==> flow/design.v <==
`timescale 1ns/1ps
module topodd(pari,inp,clk);
    inout pari;
    input clk;
    input [0:2] inp;
    reg d;
    reg st=0;
    oddparity m (pari,d,clk,st);
    integer i=0;
    always @(posedge clk) begin:givingbit
        if(i<3) begin
            st=0;
            d=inp[i];
        end
        i=i+1;
        if(i==4)begin
            st=1;
            i=0;
        end
    end
endmodule
module oddparity(parity,inp,clk,st);
    input clk,inp,st;
    output reg parity;
    reg curr_state, next_state;
    parameter s0 =1'b0,s1=1'b1,IDLE=1'b0 ;
    initial begin
        curr_state=IDLE;
    end
    always @(negedge clk) begin:FSM
        next_state = 1'b1;
        case(curr_state)
        s0 : if (inp == 1'b0) begin
            next_state = s0;
            end else begin
            next_state= s1;
            end 
        s1 : if (inp == 1'b0) begin
            next_state = s1;
            end else begin
            next_state = s0;
            end
        default : next_state = IDLE;
        endcase
    end
    always @ (posedge clk) begin : FSM_SEQ
        if(st==1'b1)begin
            curr_state<=IDLE;
        end
        else begin
            curr_state<=next_state;
        end
    end
    always @ (negedge clk) begin : OUTPUT_LOGIC
        case(curr_state)
            s0 : begin
            parity <= 1'b1;
            end
            s1 : begin
            parity <= 1'b0;
            end
        endcase
    end
endmodule
# == From RTL to reports: topodd ==
# What the tools print for topodd, step after step.
# Lines are those of the file above, counted from 1.
# Cell names lack the library's common part.
# Not given: --
# design
top,topodd
clk_port,clk
cell_library,sky130hd
pvt_corner,tt_025C_1v80

# == Word level ==
# Yosys after proc, flatten, opt, wreduce and memory -nomap, before mapping. Enables and synchronous resets that opt folds into registers are not counted as muxes. Memory bits, and registers merged into a memory's read port (data or address), are not among the register bits. Print and check cells are not counted. Equal cells are merged and count once.
# word_totals
regBits,37
latchBits,0
ramBits,0
mem_bits_ro,0
clocked_rd_ports_x_width,0
memories,0
inputBits,4
output_inout_bits,1
# classes
n_addsub,2
mul,0
div_mod_pow,0
compare,1
equal,1
shift,1
mux,4
n_logic,1
n_reduce_logical,0
# op_table
op,count
subtractor 3 x 32 -> 32 bit (first input constant),1
variable part select 3 x 32 -> 1 bit,1
adder 32 x 2 -> 32 bit (second input constant),1
less-than comparator 32 x 3 -> 1 bit (second input constant),1
== test 32 x 4 -> 1 bit (second input constant),1
parallel mux 1 bit (select 2 bit),2
two-way mux 1 bit,2
NOT 1 bit,1

# == Depth ==
# Yosys ltp: most cells in a row. Word level: on the elaborated netlist, between registers, memories and ports. Mapped: between sequential cells and ports; inverters and the memories' decode and read muxes count.
# depth
depth_word,2
ABC_AREA,0
depth_mapped,10
ltp_nobuf,8

# == Netlist ==
# Source: synth_stat.txt of the flow (Yosys; design flattened, memories mapped). It holds for the ABC_AREA given above (unset counts as 0); a run with the other value may have another netlist.
# Totals and module areas in this step are rounded.
# by_type
cell,count,area_total_um2
dfxtp_1,36,720.691
xnor2_1,19,166.41
xor2_1,12,105.101
nand4_1,12,75.072
nor4_1,11,68.816
nand3_1,13,65.062
nand2_1,17,63.811
nor3_1,12,60.058
nor2_1,12,45.043
buf_2,8,40.038
or4_4,3,33.782
edfxtp_1,1,30.029
inv_1,8,30.029
mux2i_1,3,30.029
ha_1,2,25.024
nand4_4,1,21.27
and3_1,3,18.768
or3_1,3,18.768
# Other cell types: 23; their cells: 31.
# mapped
stdcells,207
area_um2,1861
ff_cells,37
n_buf,11
# The figures by module come from a second, unflattened synthesis with its own total; it is not the netlist above.
# unflattened
cells_unflattened,253
hier_area_um2,2248
# Rows give one instance, submodules left out.
# by_module
mod,n_inst,n_cells,mod_area_um2,mod_seq_area_um2
topodd,1,246,2166,690.7
oddparity,1,7,82.6,60.1

# Flow runs of topodd

Top module topodd; platform sky130hd; tools Yosys and OpenROAD; 2 stored runs in no particular order. Input and output delays are each 20% of the period that was set; the output load is 0.01 pF.
"achieved_clock_period_ns": clock period set for the run, less the worst setup slack. It is reckoned from that one timing run; input and output delays stay at 20% of the period that was set.
"worst_path_allowed_less_slack_ns": the worst setup path's part of the clock period (all of it between registers, 20% less for each end at a port) less its slack. A launch clock that arrives late makes it longer, a capture clock that arrives late makes it shorter.
By "power_mw" is meant OpenSTA's value without simulated activity: inputs other than the clock are taken to toggle once in ten clock periods, and the tool carries that through the logic.
The measured numbers are rounded.

Flow run 1, flow files:
==> flow/run.sh <==
#!/bin/bash
# the make line also repeats the synthesis and layout settings of config.mk as NAME=value (left out here)
make -C /OpenROAD-flow-scripts/flow DESIGN_CONFIG=/design/flow/config.mk WORK_HOME=/design/flow/orfs CLKGATE_MAP_FILE= finish
==> flow/config.mk <==
export PLATFORM = sky130hd
export DESIGN_NAME = topodd
export DESIGN_NICKNAME = topodd
export VERILOG_FILES = /design/flow/design.v
export SDC_FILE = /design/flow/constraint.sdc
export NUM_CORES = 4
export LEC_CHECK = 0
export CAP_MARGIN = 35
export CELL_PAD_IN_SITES_GLOBAL_PLACEMENT = 2
export CORE_ASPECT_RATIO = 1.16
export CORE_MARGIN = 2
export CORE_UTILIZATION = 40
export CTS_CLUSTER_DIAMETER = 72
export CTS_CLUSTER_SIZE = 37
export GPL_ROUTABILITY_DRIVEN = 1
export MAX_ROUTING_LAYER = met5
export PLACE_DENSITY_LB_ADDON = 0.21
export SLEW_MARGIN = 30
export TNS_END_PERCENT = 65
==> flow/constraint.sdc <==
create_clock -name core_clock -period 2.03 [get_ports {clk}]
set_input_delay 0.4060 -clock core_clock [delete_from_list [all_inputs] [get_ports {clk}]]
set_output_delay 0.4060 -clock core_clock [all_outputs]
set_load 0.01 [all_outputs]

==> results of flow run 1, as CSV <==
result,value
worst_path_allowed_less_slack_ns,2.51
worstPathKind,"register to register"
finalCellArea_um2,2714
design.die.area_um2,5214
achieved_clock_period_ns,2.506
power_mw,1.569
worstSetupSlack_ns,-0.476
yosys_chip_area_um2,1861

Flow run 2, flow files:
==> flow/run.sh <==
#!/bin/bash
# the make line also repeats the synthesis and layout settings of config.mk as NAME=value (left out here)
make -C /OpenROAD-flow-scripts/flow DESIGN_CONFIG=/design/flow/config.mk WORK_HOME=/design/flow/orfs CLKGATE_MAP_FILE= finish
==> flow/config.mk <==
export PLATFORM = sky130hd
export DESIGN_NAME = topodd
export DESIGN_NICKNAME = topodd
export VERILOG_FILES = /design/flow/design.v
export SDC_FILE = /design/flow/constraint.sdc
export NUM_CORES = 4
export LEC_CHECK = 0
export CAP_MARGIN = 20
export CORE_ASPECT_RATIO = 0.63
export CORE_MARGIN = 9
export CORE_UTILIZATION = 23
export CTS_CLUSTER_SIZE = 43
export MIN_ROUTING_LAYER = met1
export PLACE_DENSITY_LB_ADDON = 0.11
export SLEW_MARGIN = 20
==> flow/constraint.sdc <==
create_clock -name core_clock -period 2.14 [get_ports {clk}]
set_input_delay 0.4280 -clock core_clock [delete_from_list [all_inputs] [get_ports {clk}]]
set_output_delay 0.4280 -clock core_clock [all_outputs]
set_load 0.01 [all_outputs]

==> results of flow run 2, as CSV <==
result,value
worst_path_allowed_less_slack_ns,2.50
worstPathKind,"register to register"
finalCellArea_um2,2824
design.die.area_um2,11740
achieved_clock_period_ns,2.501
power_mw,1.476
worstSetupSlack_ns,-0.361
yosys_chip_area_um2,1861
